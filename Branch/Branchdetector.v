==> flow/design.v <==
`timescale 1ns / 1ps
module Branch_detector(
    input wire clk,
    input wire reset,
    input wire [31:0] pc,            
    input wire [31:0] branch_target,  
    input wire branch_taken,          
    input wire branch_prediction,   
    input wire [31:0] btb_target,     
    input wire btb_found,             
    input wire [2:0] branch_op,      
    input wire [31:0] rs1,          
    input wire [31:0] rs2,       
    output reg branch_mispredict,     
    output reg [31:0] next_pc        
);
    always @(posedge clk) begin
        if (reset) begin
            branch_mispredict <= 0;
            next_pc <= 32'h0;
        end else begin
            case(branch_op)
                3'b000:  
                    if (branch_taken) begin
                        if (branch_prediction && btb_found && (btb_target == branch_target) && (rs1 == rs2)) begin
                            branch_mispredict <= 0;
                            next_pc <= btb_target;
                        end else begin
                            branch_mispredict <= 1;
                            next_pc <= branch_target;
                        end
                    end else begin
                        branch_mispredict <= 0;
                        next_pc <= pc + 4;
                    end
                3'b001:  
                    if (branch_taken) begin
                        if (branch_prediction && btb_found && (btb_target != branch_target) && (rs1 != rs2)) begin
                            branch_mispredict <= 0;
                            next_pc <= btb_target;
                        end else begin
                            branch_mispredict <= 1;
                            next_pc <= branch_target;
                        end
                    end else begin
                        branch_mispredict <= 0;
                        next_pc <= pc + 4;
                    end
                default: begin
                    branch_mispredict <= 0;
                    next_pc <= pc + 4;
                end
            endcase
        end
    end
endmodule
* Tool chain data of Branch_detector
Tool output for the design above, in the order of the flow.
Line numbers count from 1 in the design file above.
Library cell names are shortened.
The mark -- stands for no value.
- Top module :: Branch_detector
- Clock port :: clk
- Cell library :: sky130hd
- Corner :: tt_025C_1v80

* Word level
Yosys after proc, flatten, opt, wreduce and memory -nomap, before mapping. Enables and synchronous resets that opt folds into registers are not counted as muxes. Memory bits, and registers merged into a memory's read port (data or address), are not among the register bits. Print and check cells are not counted. Equal cells are merged and count once.
- $add $sub $neg :: 1
- Multipliers :: 0
- Divide/modulo/power cells :: 0
- $lt $le $gt $ge :: 0
- Equality and inequality tests :: 5
- Shift-type cells :: 0
- Mux-type cells :: 10
- Bitwise logic cells :: 0
- Reduce/logical cells :: 6
** Operators by type and width (number)
- 32-bit 2-to-1 mux :: 4
- 32-bit == test :: 2
- 32-bit inequality test :: 2
- 32-bit case mux with 2-bit select :: 1
- 32-bit by 3-bit adder with 32-bit output (second input constant) :: 1
- 1-bit logical AND :: 5
- 1-bit 2-to-1 mux :: 4
- 3-bit by 1-bit == test with 1-bit output (second input constant) :: 1
- 3-bit zero test :: 1
- 1-bit case mux with 2-bit select :: 1
- Flip-flop bits (word level) :: 33
- Bits in latches :: 0
- RAM bits :: 0
- Memory bits (read-only) :: 0
- Word width x clocked read ports :: 0
- Memories kept :: 0
- Input bits :: 168

* Depth
Longest topological path by Yosys (ltp), each cell counted once; first at word level (registers and memories cut), then after technology mapping (sequential cells cut; the memories' decode and read muxes count).
- Word-level depth :: 6
- ABC_AREA :: 0
- Mapped depth :: 8
- Depth with buffers taken out :: 7

* Synthesis result
The flow's flattened synthesis, as Yosys stat reports it; memories are mapped. The netlist is that of the ABC_AREA named above (0 if unset); the other value can give another one.
Totals and module areas in this step are rounded.
** Cell types
- dfxtp_1 :: number 33, total area 660.634 um^2
- xor2_1 :: number 49, total area 429.162 um^2
- xnor2_1 :: number 39, total area 341.578 um^2
- a311o_1 :: number 30, total area 300.288 um^2
- a21oi_1 :: number 35, total area 175.168 um^2
- nand2_1 :: number 45, total area 168.912 um^2
- nand4_1 :: number 19, total area 118.864 um^2
- nor2_1 :: number 29, total area 108.854 um^2
- nor4_1 :: number 11, total area 68.816 um^2
- nand3_1 :: number 12, total area 60.058 um^2
- clkbuf_1 :: number 13, total area 48.797 um^2
- and4_1 :: number 5, total area 43.792 um^2
- and3_1 :: number 4, total area 25.024 um^2
- buf_4 :: number 3, total area 22.522 um^2
- a32o_1 :: number 2, total area 20.019 um^2
- o21ai_0 :: number 4, total area 20.019 um^2
- and2_1 :: number 3, total area 18.768 um^2
- or3_1 :: number 3, total area 18.768 um^2
Not listed: further types 18, cells in them 24.
- Cells in the netlist :: 363
- Cell area after synthesis :: 2830 um^2
- Area of sequential cells :: 661 um^2
- Flip-flop cells :: 33

* Timing after synthesis
Source: OpenSTA report_checks on the synthesized netlist (no wires, ideal clock, input and output delay 20% of the period each), path of least setup slack; recovery checks are left aside. Register names are those of the netlist, which keeps one name where synthesis merged equal registers.
- Kind :: input port to flip-flop
- Start :: input port rs2[21]
- End :: register next_pc[3]
- Clock period :: 3.12 ns
- Input delay :: 0.624 ns
- Time at the first pin :: 0.624 ns
- Arrival time :: 2.323 ns
- Setup slack :: 0.675 ns
- Delay of the path :: 1.821 ns
- Stages on the path :: 7
- Buffers on the path :: 0
- Synthesis period reached :: 2.445 ns
"delay of the path" is the arrival time less input delay plus setup time.
"stages on the path" counts driving pins, that of a launching flip-flop among them; a cell with two outputs on the path counts twice.
"synthesis period reached" is the clock period less the worst setup slack; recovery checks do not enter. This is arithmetic on one report: input and output delays are still those of the set period (20% each).
Between the ends stands the longest chain of elaborated cells between them, by number of cells; it is not shown to be the way that was timed. Of several equally long chains one is given.
Each line given opens the expression or statement behind the cell; cells for indexed reads and writes are added by Yosys, which also makes memories of some case tables.
At most two assigning lines are given for a register; there are more.
- Cells stage by stage :: xor2_1 nor4_1 and4_1 nand2_1 or4_4 a32o_1 a311o_1
- Length of the longest elaborated chain :: 5
- Elaborated cells on any way between the ends :: 9
- RTL lines with such cells :: 5
** RTL lines, path post-synthesis
- start, declared :: RTL line 13 : input wire [31:0] rs2,
- 32-bit inequality test :: RTL line 38
- 1-bit logical AND :: RTL line 38
- 32-bit 2-to-1 mux :: RTL line 38
- 32-bit 2-to-1 mux :: RTL line 37 : if (branch_taken) begin
- 32-bit case mux with 2-bit select :: RTL line 22 : case(branch_op)
- end, assigned :: RTL line 27
- end, assigned :: RTL line 30
- end, declared :: RTL line 15 : output reg [31:0] next_pc

* Timing after layout
Path of least setup slack in the final report of stored run 2 (OpenROAD, finished layout, wires in). Where an end is a register, its clock arrival counts in the times.
- Kind :: input port to flip-flop
- Start :: input port (no name shown)
- End :: register next_pc[3]
- Clock period :: 2.54 ns
- Input delay :: 0.51 ns
- Time at the first pin :: 0.51 ns
- Arrival time :: 2.71 ns
- Setup slack :: 0.01 ns
- Stages on the path :: 11
- Buffers on the path :: 4
Between the ends stands the longest chain of elaborated cells between them, by number of cells; it is not shown to be the way that was timed. Of several equally long chains one is given.
At most two assigning lines are given for a register; there are more.
- Cells stage by stage :: buf_2 xnor2_2 nand4_1 nor4_2 nand2_1 buf_6 buf_6 nand4_1 nand2_4 buf_6 a311o_1
- Length of the longest elaborated chain :: 6
- Elaborated cells on any way between the ends :: 11
- RTL lines with such cells :: 5
** RTL lines, path post-layout
- start, declared :: RTL line 6
- 32-bit inequality test :: RTL line 38
- 1-bit logical AND (2 in a row) :: RTL line 38
- 32-bit 2-to-1 mux :: RTL line 38
- 32-bit 2-to-1 mux :: RTL line 37 : if (branch_taken) begin
- 32-bit case mux with 2-bit select :: RTL line 22 : case(branch_op)
- end, assigned :: RTL line 27
- end, assigned :: RTL line 30
- end, declared :: RTL line 15 : output reg [31:0] next_pc

Subject: flow runs of Branch_detector

Hi,

Branch_detector through Yosys and OpenROAD on sky130hd: 2 stored runs, unordered, with their settings and measured results. The constraints put input and output delay at 20% of the set period each and load the outputs with 0.01 pF.
"period achieved" = clock period - worst setup slack. The figure is calculated, with input and output delays left at 20% of the set period.
"worst path time": the worst setup path's part of the clock period (all of it between registers, 20% less for each end at a port) less its slack. A launch clock that arrives late makes it longer, a capture clock that arrives late makes it shorter.
Values from the reports are rounded here.

* Stored run 1
** Files
==> flow/run.sh <==
#!/bin/bash
# the make line also repeats the synthesis and layout settings of config.mk as NAME=value (left out here)
make -C /OpenROAD-flow-scripts/flow DESIGN_CONFIG=/design/flow/config.mk WORK_HOME=/design/flow/orfs CLKGATE_MAP_FILE= finish
==> flow/config.mk <==
export PLATFORM = sky130hd
export DESIGN_NAME = Branch_detector
export DESIGN_NICKNAME = Branch_detector
export VERILOG_FILES = /design/flow/design.v
export SDC_FILE = /design/flow/constraint.sdc
export NUM_CORES = 4
export LEC_CHECK = 0
export ABC_AREA = 1
export CAP_MARGIN = 20
export CELL_PAD_IN_SITES_DETAIL_PLACEMENT = 2
export CELL_PAD_IN_SITES_GLOBAL_PLACEMENT = 3
export CORE_MARGIN = 7
export CORE_UTILIZATION = 26
export CTS_CLUSTER_DIAMETER = 399
export CTS_CLUSTER_SIZE = 83
export GPL_ROUTABILITY_DRIVEN = 1
export SLEW_MARGIN = 35
==> flow/constraint.sdc <==
create_clock -name core_clock -period 3.79 [get_ports {clk}]
set_input_delay 0.7580 -clock core_clock [delete_from_list [all_inputs] [get_ports {clk}]]
set_output_delay 0.7580 -clock core_clock [all_outputs]
set_load 0.01 [all_outputs]
** Results
No results, placement failed with GPL-0301.

* Stored run 2
** Files
==> flow/run.sh <==
#!/bin/bash
# the make line also repeats the synthesis and layout settings of config.mk as NAME=value (left out here)
make -C /OpenROAD-flow-scripts/flow DESIGN_CONFIG=/design/flow/config.mk WORK_HOME=/design/flow/orfs CLKGATE_MAP_FILE= finish
==> flow/config.mk <==
export PLATFORM = sky130hd
export DESIGN_NAME = Branch_detector
export DESIGN_NICKNAME = Branch_detector
export VERILOG_FILES = /design/flow/design.v
export SDC_FILE = /design/flow/constraint.sdc
export NUM_CORES = 4
export LEC_CHECK = 0
export CAP_MARGIN = 20
export CORE_MARGIN = 2
export CORE_UTILIZATION = 40
export SETUP_SLACK_MARGIN = 0.39
export SLEW_MARGIN = 20
==> flow/constraint.sdc <==
create_clock -name core_clock -period 2.54 [get_ports {clk}]
set_input_delay 0.5080 -clock core_clock [delete_from_list [all_inputs] [get_ports {clk}]]
set_output_delay 0.5080 -clock core_clock [all_outputs]
set_load 0.01 [all_outputs]
** Results
- Chip area after synthesis (Yosys) :: 2,830 um^2
- Area inside the die boundary :: 7,760 um^2
- Area of the standard cells in the finished layout :: 5,870 um^2
- Setup slack of the worst path :: 0.010 ns
- Period achieved :: 2.530 ns
- Worst path time :: 2.02 ns
- Critical path type :: input port to flip-flop

Regards
